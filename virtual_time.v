==> flow/design.v <==
`timescale 1ns / 1ps
module virtual_time 
#(
    parameter   TIME_SCALE_WIDTH = 32 
)
(
    input  wire        clk,            
    input  wire        rst_n,          
    output reg  [TIME_SCALE_WIDTH-1:0] virtual_time    
);
    always @(posedge clk or negedge rst_n) begin
        if (!rst_n)
            virtual_time <= 32'd0;
        else
            virtual_time <= virtual_time + 1'b1;
    end
endmodule
Reports on virtual_time
What the tools print for virtual_time, step after step.
Lines are those of the file above, counted from 1.
Operators: Yosys type, input widths -> output width; for muxes data width and select width s.
Library cell names are shortened.
{"block": "setup", "design": "virtual_time", "clk_port": "clk", "cell_library": "sky130hd", "lib_corner": "tt_025C_1v80"}

Elaborated design
Counts by Yosys on the flattened word-level netlist (proc, flatten, opt, wreduce; memories kept). Register bits leave out memories and registers merged into their read ports (data or address); mux counts leave out enables and synchronous resets folded into registers. Print and check cells are left out. Cells with the same type and inputs are merged into one.
{"block": "word_totals", "ff_bits": 32, "latch_bits": 0, "mem_bits_rw": 0, "mem_bits_ro": 0, "clocked_rd_ports_x_width": 0, "memories": 0, "output_inout_bits": 32, "word_cells": 2}
{"block": "op_classes", "addsub": 1, "n_mul": 0, "div": 0, "cmp": 0, "n_eq": 0, "shifts": 0, "mux": 0, "logic": 0, "n_reduce_logical": 0}
{"block": "op_table", "op": "$add 32x1->32 const B", "n": 1}

Depth
Longest topological path by Yosys (ltp), each cell counted once; first at word level (registers and memories cut), then after technology mapping (sequential cells cut; the memories' decode and read muxes count).
{"block": "logic_depth", "ltp_word": 1, "ABC_AREA": 0, "mapped_depth": 6}

After synthesis
Source: synth_stat.txt of the flow (Yosys; design flattened, memories mapped). It holds for the ABC_AREA given above (unset counts as 0); a run with the other value may have another netlist.
Totals and module areas in this step are rounded.
{"block": "mapped", "cells": 127, "yosys_area_mm2": 0.00148, "seq_area_mm2": 0.000801, "ffs": 32, "buf_cells": 4}
{"block": "by_type", "type": "dfrtp_1", "n": 32}
{"block": "by_type", "type": "xor2_1", "n": 20}
{"block": "by_type", "type": "xnor2_1", "n": 10}
{"block": "by_type", "type": "nor4_2", "n": 5}
{"block": "by_type", "type": "nand3_1", "n": 10}
{"block": "by_type", "type": "and4_1", "n": 4}
{"block": "by_type", "type": "nand2_1", "n": 9}
{"block": "by_type", "type": "nor4_1", "n": 4}
{"block": "by_type", "type": "nor2_1", "n": 6}
{"block": "by_type", "type": "nor4_4", "n": 1}
{"block": "by_type", "type": "nand3_2", "n": 2}
{"block": "by_type", "type": "nor3_1", "n": 4}
{"block": "by_type", "type": "inv_1", "n": 5}
{"block": "by_type", "type": "nand4_1", "n": 3}
{"block": "by_type", "type": "and3_1", "n": 2}
{"block": "by_type", "type": "ha_1", "n": 1}
{"block": "by_type", "type": "buf_6", "n": 1}
{"block": "by_type", "type": "or3_4", "n": 1}
Other cell types: 6; their cells: 7.

Worst setup path after synthesis
Source: OpenSTA report_checks on the synthesized netlist (no wires, ideal clock, input and output delay 20% of the period each), path of least setup slack; recovery checks are left aside. Register names are those of the netlist, which keeps one name where synthesis merged equal registers.
{"block": "synth_path", "path_type": "register -> register", "start": "reg virtual_time[0]", "end": "reg virtual_time[26]", "tclk_ps": 1800, "t_arrival_ps": 1606, "required_ps": 1721, "setup_slack_ps": 115, "path_delay_ps": 1685, "path_stages": 7, "path_buffers": 1, "period_less_setup_slack_ps": 1685}
"path_delay_ps" is the arrival time less input delay plus setup time.
"path_stages" counts driving pins, that of a launching flip-flop among them; a cell with two outputs on the path counts twice.
"period_less_setup_slack_ps" = period - worst setup slack (recovery checks aside). The figure is calculated, with input and output delays left at 20% of the set period.
The rows between start and end are the longest chain of elaborated cells between them; the timing report does not say that the signal goes this way. Where chains are equally long, one stands for them.
A line is the first line of the expression or statement that the cell stems from. Yosys adds cells for indexed reads and writes and turns some case tables into memories.
{"block": "synth_between", "cell_sequence": "dfrtp_1 > ha_1 > nand3_1 > or3_1 > buf_2 > nor4_1 > xor2_1", "elab_chain_len": 1, "cone_cells": 1}
{"block": "synth_rtl", "element": "start, declared", "line_no": 9, "rtl": "output reg  [TIME_SCALE_WIDTH-1:0] virtual_time"}
{"block": "synth_rtl", "element": "start, assigned", "line_no": 13, "rtl": "virtual_time <= 32'd0;"}
{"block": "synth_rtl", "element": "start, assigned", "line_no": 15, "rtl": "virtual_time <= virtual_time + 1'b1;"}
{"block": "synth_rtl", "element": "$add 32x1->32", "line_no": 15}
{"block": "synth_rtl", "element": "end, assigned", "line_no": 13}
{"block": "synth_rtl", "element": "end, assigned", "line_no": 15}
{"block": "synth_rtl", "element": "end, declared", "line_no": 9}

Path in the finished layout
Path of least setup slack in the final report of job 1 (OpenROAD, finished layout, wires in). Where an end is a register, its clock arrival counts in the times.
The path's times are printed in steps of 10 ps; the period is the one set.
{"block": "layout_path", "path_type": "register -> register", "start": "reg virtual_time[1]", "end": "reg virtual_time[19]", "tclk_ps": 1240, "t_arrival_ps": 1860, "required_ps": 1440, "setup_slack_ps": -430, "path_stages": 8, "path_buffers": 3}
The rows between start and end are the longest chain of elaborated cells between them; the timing report does not say that the signal goes this way. Where chains are equally long, one stands for them.
{"block": "layout_between", "cell_sequence": "dfrtp_1 > buf_4 > nand4_1 > or3_4 > buf_12 > buf_12 > nor3b_4 > xor2_1", "elab_chain_len": 1, "cone_cells": 1}
{"block": "layout_rtl", "element": "start, declared", "line_no": 9, "rtl": "output reg  [TIME_SCALE_WIDTH-1:0] virtual_time"}
{"block": "layout_rtl", "element": "start, assigned", "line_no": 13, "rtl": "virtual_time <= 32'd0;"}
{"block": "layout_rtl", "element": "start, assigned", "line_no": 15, "rtl": "virtual_time <= virtual_time + 1'b1;"}
{"block": "layout_rtl", "element": "$add 32x1->32", "line_no": 15}
{"block": "layout_rtl", "element": "end, assigned", "line_no": 13}
{"block": "layout_rtl", "element": "end, assigned", "line_no": 15}
{"block": "layout_rtl", "element": "end, declared", "line_no": 9}

## Implementation results

Settings and measured results of 2 stored flow runs for module virtual_time (sky130hd), not sorted in any way. The constraints put input and output delay at 20% of the set period each and load the outputs with 0.01 pF.
"achieved_period_ps" = clock period - worst setup slack. The figure is calculated, with input and output delays left at 20% of the set period.
"worst_path_ps" means the part of the period allowed to the worst setup path (the constraints hold back 20% at inputs and 20% at outputs) less its slack; where the path has registers, the arrival times of their clocks count too.
"worst_path_ps" is known to 10 ps.
Values from the reports are rounded here.

{"run": "job 1", "settings": { "period_ns": 1.24, "CORE_UTILIZATION": 15, "PLACE_DENSITY_LB_ADDON": 0.26, "CORE_ASPECT_RATIO": 1.48, "ABC_AREA": 0, "GPL_TIMING_DRIVEN": 0, "GPL_ROUTABILITY_DRIVEN": 0, "CTS_CLUSTER_DIAMETER": 243, "MIN_ROUTING_LAYER": "met1", "CAP_MARGIN": 20, "CORE_MARGIN": 2, "SLEW_MARGIN": 20 }, "results": { "achieved_period_ps": 1667, "yosys.chip_area_mm2": 0.00148, "total_negative_slack_ps": -7310, "worst_path_ps": 1670, "worst_path_kind": "register -> register", "dieArea_mm2": 0.0107, "ws_setup_ps": -427, "final_stdcell_area_mm2": 0.00273, "fin_util_pct": 28.2 }}
{"run": "job 2", "settings": { "period_ns": 1.96, "CORE_UTILIZATION": 70, "CAP_MARGIN": 20, "CORE_MARGIN": 2, "SLEW_MARGIN": 20 }, "results": { "ws_setup_ps": -13, "achieved_period_ps": 1973, "fin_util_pct": 97.3, "yosys.chip_area_mm2": 0.00148, "final_stdcell_area_mm2": 0.00193, "dieArea_mm2": 0.0025, "total_negative_slack_ps": -13, "worst_path_ps": 1970, "worst_path_kind": "register -> register" }}
